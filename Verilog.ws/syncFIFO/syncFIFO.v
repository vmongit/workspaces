==> flow/design.v <==
module sync_fifo #(parameter DEPTH=8, DWIDTH=16)
(
        input               	rstn,                
                            	clk,                 
                            	wr_en, 				 
                            	rd_en, 				 
        input      [DWIDTH-1:0] din, 				 
        output reg [DWIDTH-1:0] dout, 				 
        output              	empty, 				 
                            	full 				 
);
  reg [$clog2(DEPTH)-1:0]   wptr;
  reg [$clog2(DEPTH)-1:0]   rptr;
  reg [DWIDTH-1 : 0]    fifo[7:0];
  always @ (posedge clk) begin
    if (!rstn) begin
      wptr <= 0;
    end else begin
      if (wr_en & !full) begin
        fifo[wptr] <= din;
        wptr <= wptr + 1;
      end
    end
  end
  initial begin
    $monitor("[%0t] [FIFO] wr_en=%0b din=0x%0h rd_en=%0b dout=0x%0h empty=%0b full=%0b",
             $time, wr_en, din, rd_en, dout, empty, full);
  end
  always @ (posedge clk) begin
    if (!rstn) begin
      rptr <= 0;
    end else begin
      if (rd_en & !empty) begin
        dout <= fifo[rptr];
        rptr <= rptr + 1;
      end
    end
  end
  assign full  = (wptr + 1) == rptr;
  assign empty = wptr == rptr;
endmodule
* Step by step through the tools: sync_fifo
What the tools print for sync_fifo, step after step.
Lines are those of the file above, counted from 1.
Library cell names are shortened.
Not given: n/a
- Top :: sync_fifo
- Clock input :: clk
- Cell library :: sky130hd
- Timing corner :: tt_025C_1v80

* Word-level counts
Counts by Yosys on the flattened word-level netlist (proc, flatten, opt, wreduce; memories kept). Register bits leave out memories and registers merged into their read ports (data or address); mux counts leave out enables and synchronous resets folded into registers. Print and check cells are left out. Cells with the same type and inputs are merged into one.
Memory sizes are those after Yosys's memory passes, which may raise the word count (mostly to a power of two), join words into wider ones and drop unused or constant bits.
- Input bits :: 20
- Bits in registers :: 6
- Memories :: 1
- Output and inout port bits :: 18
- Bits in writable memories :: 128
- Clocked read ports x word width :: 16
- Cells after elaboration :: 18
** Memories
- fifo :: words 8, width 16, rd ports 1, wr ports 1, line 14 : reg [DWIDTH-1 : 0]    fifo[7:0];
- Bitwise operators :: 2
- Add/subtract/negate cells :: 2
- Muxes and demuxes :: 6
- Reductions and logical operators :: 3
- Equal/unequal tests :: 2
** Operators with widths (number)
- 16-bit two-way mux :: 2
- 3-bit two-way mux :: 2
- 3-bit by 1-bit adder with 4-bit output with constant B :: 1
- 4-bit by 3-bit == test with 1-bit output :: 1
- 3-bit by 1-bit adder with 3-bit output with constant B :: 1
- 3-bit == test :: 1
- 1-bit AND :: 2
- 1-bit logical NOT :: 2
- 2-bit AND reduction :: 1
- 1-bit two-way mux :: 2

* Logic depth
Yosys ltp: most cells in a row. Word level: on the elaborated netlist, between registers, memories and ports. Mapped: between sequential cells and ports; inverters and the memories' decode and read muxes count.
- Depth in word-level cells :: 6
- ABC_AREA :: 1
- Depth in mapped cells :: 10
- Depth with buffers taken out :: 10

* After synthesis
The flow's flattened synthesis, as Yosys stat reports it; memories are mapped. The netlist is that of the ABC_AREA named above (0 if unset); the other value can give another one.
- Cells in the netlist :: 414
- Sequential part of the area :: 4444.3 um^2
- Chip area (Yosys) :: 5949.5 um^2
- Buffers :: 20
- Mapped flip-flops :: 150
** Cells by type
- edfxtp_1 :: number 144, total area 4.32E+03 um^2
- mux2i_1 :: number 32, total area 320.307 um^2
- nand2_1 :: number 61, total area 228.97 um^2
- o22ai_1 :: number 32, total area 200.192 um^2
- nor2_1 :: number 43, total area 161.405 um^2
- o21ai_0 :: number 30, total area 150.144 um^2
- dfxtp_1 :: number 6, total area 120.115 um^2
- buf_6 :: number 5, total area 56.304 um^2
- nand2_2 :: number 8, total area 50.048 um^2
- buf_8 :: number 2, total area 30.029 um^2
- inv_1 :: number 7, total area 26.275 um^2
- buf_2 :: number 5, total area 25.024 um^2
- ha_1 :: number 2, total area 25.024 um^2
- nand3_1 :: number 5, total area 25.024 um^2
- nand3_2 :: number 2, total area 20.019 um^2
- nor3_1 :: number 4, total area 20.019 um^2
- o21ai_1 :: number 4, total area 20.019 um^2
- clkbuf_1 :: number 5, total area 18.768 um^2
Other cell types: 12; their cells: 17.

* Worst setup path after synthesis
Source: OpenSTA report_checks on the synthesized netlist (no wires, ideal clock, input and output delay 20% of the period each), path of least setup slack; recovery checks are left aside. Register names are those of the netlist, which keeps one name where synthesis merged equal registers.
- Kind :: register to register
- Start point :: register wptr[0]
- End point :: memory fifo[2][0]
- Buffers on the path :: 0
- Delay of the path :: 2.732 ns
- Arrival :: 2.323 ns
- Data required time :: 2.581 ns
- Setup slack :: 0.258 ns
- Period :: 2.99 ns
- Setup time :: 0.409 ns
- Driving pins on the path :: 7
- Launch time at the first pin :: 0.000 ns
- Period reached after synthesis :: 2.732 ns
"delay of the path" = arrival - input delay + setup time.
"driving pins on the path": output pins that drive a net of the path, with the launching flip-flop's if there is one; two outputs of one cell count as two.
"period reached after synthesis" is the clock period less the worst setup slack; recovery checks do not enter. This is arithmetic on one report: input and output delays are still those of the set period (20% each).
The rows between start and end are the longest chain of elaborated cells between them; the timing report does not say that the signal goes this way. Where chains are equally long, one stands for them.
Each line given opens the expression or statement behind the cell; cells for indexed reads and writes are added by Yosys, which also makes memories of some case tables.
Only ways into the end's enable, where the timed path ends, are counted here.
- Path through :: dfxtp_1 > ha_1 > xor2_1 > nor2_4 > nand2_4 > nand3_4 > nor3_1
- Cells in the longest elaborated chain :: 6
- Elaborated cells on any way between the ends :: 8
- Classes of those cells :: add/sub (1); eq/ne (1); mux (4); logic (1); reduce/logical (1)
** RTL lines, path post-synthesis
- start: declaration :: line 12 : reg [$clog2(DEPTH)-1:0]   wptr;
- start: assignment :: line 17 : wptr <= 0;
- start: assignment :: line 21 : wptr <= wptr + 1;
- 3-bit by 1-bit adder with 4-bit output :: line 39 : assign full  = (wptr + 1) == rptr;
- 4-bit by 3-bit == test with 1-bit output :: line 39
- 1-bit logical NOT :: line 19 : if (wr_en & !full) begin
- 1-bit AND :: line 19
- 3-bit two-way mux :: line 19
- 3-bit two-way mux :: line 16 : if (!rstn) begin
- end: declaration :: line 14 : reg [DWIDTH-1 : 0]    fifo[7:0];

* Timing after layout
From the final timing report of run 1: the path of least setup slack in the routed layout; clock arrival at registers is part of the times.
- Kind :: register to output
- Start point :: register wptr[0]
- End point :: output port full
- Period :: 3.4 ns
- Arrival :: 1.86 ns
- External output delay :: 0.68 ns
- Driving pins on the path :: 7
- Launch time at the first pin :: 0.41 ns
- Setup slack :: 0.86 ns
- Data required time :: 2.72 ns
- Buffers on the path :: 1
The rows between start and end are the longest chain of elaborated cells between them; the timing report does not say that the signal goes this way. Where chains are equally long, one stands for them.
- Path through :: dfxtp_2 > ha_1 > xor2_1 > nor2_4 > nand2_4 > inv_1 > dlygate4sd2_1
- Cells in the longest elaborated chain :: 2
- Elaborated cells on any way between the ends :: 2
- Classes of those cells :: add/sub (1); eq/ne (1)
** RTL lines, path post-layout
- start: declaration :: line 12 : reg [$clog2(DEPTH)-1:0]   wptr;
- start: assignment :: line 17 : wptr <= 0;
- start: assignment :: line 21 : wptr <= wptr + 1;
- 3-bit by 1-bit adder with 4-bit output :: line 39 : assign full  = (wptr + 1) == rptr;
- 4-bit by 3-bit == test with 1-bit output :: line 39
- end: declaration :: line 10 : full

# Flow runs of sync_fifo

Stored flow runs of sync_fifo (2 of them; Yosys, OpenROAD, sky130hd). They differ in their settings and are not a sequence. Constraints: input delay and output delay 20% of the set period each, output load 0.01 pF.
"clock period reached" is the run's clock period less its worst setup slack. It is reckoned from that one timing run; input and output delays stay at 20% of the period that was set.
By "critical path time" is meant the share of the clock period that the worst setup path is allowed (20% is reserved at inputs, 20% at outputs), minus its slack. Clock arrival times at its registers enter into it.
"total power of the final layout" is the tool's figure for a default switching activity; nothing was simulated.

** Run 1
- Settings :: period_ns=3.4; CORE_UTILIZATION=20; SETUP_SLACK_MARGIN=0.7; PLACE_DENSITY_LB_ADDON=0.08; CORE_MARGIN=3; CELL_PAD_IN_SITES_GLOBAL_PLACEMENT=1; CELL_PAD_IN_SITES_DETAIL_PLACEMENT=1; ABC_AREA=1; CTS_CLUSTER_DIAMETER=159; SLEW_MARGIN=15; MIN_ROUTING_LAYER=met2; CAP_MARGIN=20
- Total power of the final layout :: 5.731 mW
- Total negative slack on setup checks :: 0.000 ns
- Cell area after synthesis :: 5949.5 um^2
- Critical path time :: 1.86 ns
- Worst setup path kind :: register to output
- Standard-cell area of the final layout :: 7433.4 um^2
- Worst-case hold slack :: 0.540 ns
- Worst setup slack after layout :: 0.858 ns
- Die footprint :: 31853.3 um^2
- Post-route utilization :: 0.256
- Clock period reached :: 2.542 ns

** Run 2
- Settings :: period_ns=2.24; CORE_UTILIZATION=72; SETUP_SLACK_MARGIN=0.49; CORE_ASPECT_RATIO=0.66; ABC_AREA=0; MAX_ROUTING_LAYER=met5; CAP_MARGIN=20; CORE_MARGIN=2; SLEW_MARGIN=20
- Outcome :: incomplete, clock tree synthesis halted on DPL-0033
